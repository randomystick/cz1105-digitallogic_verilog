==> flow/design.v <==
`timescale 1ns / 1ps
module convert(
    input [3:0] in,
    output reg [3:0] out
    );
    always @ *
    begin  
        case(in)
            4'd0  :  out = 4'h2;
            4'd1  :  out = 4'h2;
            4'd2  :  out = 4'hC;
            4'd3  :  out = 4'h0;
            4'd4  :  out = 4'hF;
            4'd5  :  out = 4'hF;
            4'd6  :  out = 4'hE;
            4'd7  :  out = 4'hE;
            4'd8  :  out = 4'h2;
            4'd9  :  out = 4'h1;
            4'd10 :  out = 4'h5;
            4'd11 :  out = 4'h2;
            4'd12 :  out = 4'h9;
            4'd13 :  out = 4'h0;
            4'd14 :  out = 4'h0;
            4'd15 :  out = 4'hD;
            default: out = 4'h2;
        endcase
    end    
endmodule
`timescale 1ns / 1ps
module scroll(
    input clk,
    input rst,
    output [15:0] display
    );
    reg [3:0] count;
	always @(posedge clk)
	begin
         if (rst) 
             count <= 4'd0;
         else
             count <= count + 1'b1;
	end
    wire [3:0] a,b,c,d;
    assign a = count;
    assign b = count+1;
    assign c = count+2;
    assign d = count+3;
    convert convA (.in(a), .out(display[15:12]));  
    convert convB (.in(b), .out(display[11:8]));
    convert convC (.in(c), .out(display[7:4]));
    convert convD (.in(d), .out(display[3:0]));  
endmodule
From RTL to reports: scroll. Tool output for the design above, in the order of the flow. Lines are those of the file above, counted from 1. Operators carry their Yosys type and port widths (W data, S select, Z words). Library cell names are shortened. Not given: --

Top: scroll. Clock: clk. Standard-cell library: sky130hd. Timing corner: tt_025C_1v80.

Word level. Counts by Yosys on the flattened word-level netlist (proc, flatten, opt, wreduce; memories kept). Print and check cells are left out. Memory sizes are those after Yosys's memory passes, which may raise the word count (mostly to a power of two), join words into wider ones and drop unused or constant bits.

Cells after elaboration: 10. The figure for input port bits is 2. For output and inout port bits the number is 16. The entry for memory cells reads 4. For memory bits (read-only) the number is 256. Under register bits stands 4. For clocked read ports x word width the number is 4.

Memory list: (name not given) (words 16, bits a word 4, rd ports 1, write ports 0, RTL line 8) `case(in)`; (name not given) (words 16, bits a word 4, rd ports 1, write ports 0, RTL line 8); (name not given) (words 16, bits a word 4, rd ports 1, write ports 0, RTL line 8); (name not given) (words 16, bits a word 4, rd ports 1, write ports 0, RTL line 8).

The figure for add/subtract/negate cells is 4. The figure for mux-type cells is 1.

Operator list (number): $add A4 B1 Y4 const B (2); $add A4 B2 Y4 const B (2); $mux W4 (1).

Logic depth. Yosys ltp: most cells in a row. Word level: on the elaborated netlist, between registers, memories and ports. Mapped: between sequential cells and ports; inverters and the memories' decode and read muxes count.

Under word-level depth stands 2. The entry for ABC_AREA reads 0. For depth in mapped cells the number is 8. The entry for mapped depth without buffers reads 6.

Mapped cells and area. The flow's flattened synthesis, as Yosys stat reports it; memories are mapped. The netlist is that of the ABC_AREA named above (0 if unset); the other value can give another one.

Cells by type: dfxtp_1 (number 8, area in all 160.154 um2); ha_1 (number 10, area in all 125.12 um2); nor2_1 (number 17, area in all 63.811 um2); xor2_1 (number 5, area in all 43.792 um2); a21oi_1 (number 8, area in all 40.038 um2); nand2_1 (number 8, area in all 30.029 um2); xnor2_4 (number 1, area in all 27.526 um2); inv_1 (number 7, area in all 26.275 um2); xnor2_1 (number 3, area in all 26.275 um2); nand3b_1 (number 3, area in all 22.522 um2); buf_2 (number 4, area in all 20.019 um2); nand3_1 (number 4, area in all 20.019 um2); nor3b_1 (number 2, area in all 15.014 um2); o21ai_0 (number 3, area in all 15.014 um2); and4bb_1 (number 1, area in all 12.512 um2); buf_6 (number 1, area in all 11.261 um2); a2111oi_1 (number 1, area in all 10.01 um2); mux2i_1 (number 1, area in all 10.01 um2).

Not listed: further types 18, cells in them 18.

For buffers the number is 6. Sequential area: 160.2 um2. Under flip-flops stands 8. Under mapped area stands 800.8 um2. Standard cells after synthesis: 105.

The figures by module come from a second, unflattened synthesis with its own total; it is not the netlist above.

Under cells (unflattened synthesis) stands 84. Area (unflattened synthesis): 590.6 um2.

Each row is one instance without its submodules.

By module: convert (cells 15, times used 4, area 90.1 um2, seq. area 0.0 um2); scroll (cells 24, times used 1, area 230.2 um2, seq. area 80.1 um2).

Timing after synthesis. Source: OpenSTA report_checks on the synthesized netlist (no wires, ideal clock, input and output delay 20% of the period each), path of least setup slack; recovery checks are left aside. Register names are those of the netlist, which keeps one name where synthesis merged equal registers.

Kind: register -> output. Start point: register count[0]. End point: output port display[8]. Under period stands 2.89 ns. The figure for required time is 2.312 ns. Under arrival time stands 1.988 ns. For path buffers the number is 2. The entry for driving pins on the path reads 9. The entry for setup slack reads 0.324 ns. Under external output delay stands 0.578 ns. The entry for delay of the path reads 1.988 ns. The entry for time at the first pin reads 0.000 ns. Under period reached after synthesis stands 2.566 ns.

"delay of the path" = arrival - input delay + setup time. A path that ends at an output port has no setup time. "driving pins on the path" counts driving pins, that of a launching flip-flop among them; a cell with two outputs on the path counts twice. "period reached after synthesis" is the clock period less the worst setup slack; recovery checks do not enter. This is arithmetic on one report: input and output delays are still those of the set period (20% each).

Cell sequence: dfxtp_1 > inv_1 > ha_1 > clkbuf_1 > buf_2 > xor2_1 > inv_1 > ha_1 > a21oi_1. Under elaborated cells between the ends (all ways) stands 2. For source lines of those cells the number is 2. Classes of those cells: add/sub (1); memory (1).

RTL lines, path after synthesis: start, declared (RTL line 35) `reg [3:0] count;`; start, assigned (RTL line 39) `count <= 4'd0;`; start, assigned (RTL line 41) `count <= count + 1'b1;`; end, declared (RTL line 33) `output [15:0] display`.

Chain of elaborated cells between the ends: none given. Some nets on the timed path still bear RTL names; the line given drives or declares the net.

Nets with RTL names, path after synthesis: b[0] (RTL line 45) `assign b = count+1;`; b[1] (RTL line 45).

Worst path after layout. Path of least setup slack in the final report of flow run 1 (OpenROAD, finished layout, wires in). Where an end is a register, its clock arrival counts in the times.

Kind: register -> output. Start point: register count[1]. End point: output port display[6]. The entry for driving pins on the path reads 6. For path buffers the number is 2. The entry for time at the first pin reads 0.25 ns. Under period stands 2.48 ns. Under arrival time stands 1.92 ns. Under external output delay stands 0.50 ns. The figure for required time is 1.98 ns. The entry for setup slack reads 0.06 ns.

Between the ends stands the longest chain of elaborated cells between them, by number of cells; it is not shown to be the way that was timed. Of several equally long chains one is given. Each line given opens the expression or statement behind the cell; cells for indexed reads and writes are added by Yosys, which also makes memories of some case tables. A memory read counts as a cell of the chain, while the word-level depth stops at memories.

Cell sequence: dfxtp_2 > ha_2 > xor2_1 > buf_4 > a31oi_1 > clkdlybuf4s50_1. Under length of the longest elaborated chain stands 2. Under elaborated cells between the ends (all ways) stands 2. For source lines of those cells the number is 2. Classes of those cells: add/sub (1); memory (1).

RTL lines, path after layout: start, declared (RTL line 35) `reg [3:0] count;`; start, assigned (RTL line 39) `count <= 4'd0;`; start, assigned (RTL line 41) `count <= count + 1'b1;`; $add A4 B2 Y4 (RTL line 46) `assign c = count+2;`; $mem_v2 Z16 W4 (RTL line 8) `case(in)`; end, declared (RTL line 33) `output [15:0] display`.

FLOW RESULTS
============

Stored flow runs of scroll (2 of them; Yosys, OpenROAD, sky130hd). They differ in their settings and are not a sequence. Constraints: input delay and output delay 20% of the set period each, output load 0.01 pF. "achieved period" is the run's clock period less its worst setup slack. It is reckoned from that one timing run; input and output delays stay at 20% of the period that was set. "time used up by the worst setup path" = time allowed to the worst setup path (clock period - input delay - output delay, where it has them) - its slack; a late launch clock adds to it, a late capture clock takes from it. "power consumption" is the tool's figure for a default switching activity; nothing was simulated.

Flow run 1 has these settings: period_ns 2.48; CAP_MARGIN 20; CORE_MARGIN 2; CORE_UTILIZATION 40; SLEW_MARGIN 20. The post-synthesis cell area comes to 800.8 um2. The measured die footprint is 2375.6 um2. The standard-cell area after layout stands at 1260.0 um2. The final design utilization comes to 65.6%. The worst setup slack after layout is 0.064 ns. The setup total negative slack comes to 0.000 ns. The worst hold slack after layout reads 0.539 ns. The power consumption reads 0.6091 mW. The achieved period reads 2.416 ns. The measured time used up by the worst setup path is 1.92 ns. Kind of the worst setup path: register -> output.

Flow run 2 has these settings: period_ns 2.86; CORE_UTILIZATION 41; PLACE_DENSITY_LB_ADDON 0.12; CORE_ASPECT_RATIO 0.71; CORE_MARGIN 5; CELL_PAD_IN_SITES_DETAIL_PLACEMENT 0; ABC_AREA 1; CAP_MARGIN 35; SLEW_MARGIN 0. The post-synthesis cell area comes to 755.7 um2. The measured die footprint is 2814.4 um2. The standard-cell area after layout stands at 992.2 um2. The final design utilization comes to 55.5%. The worst setup slack after layout is 0.139 ns. The setup total negative slack comes to 0.000 ns. The worst hold slack after layout reads 0.612 ns. The power consumption reads 0.4395 mW. The achieved period reads 2.721 ns. The measured time used up by the worst setup path is 2.15 ns. Kind of the worst setup path: register -> output.
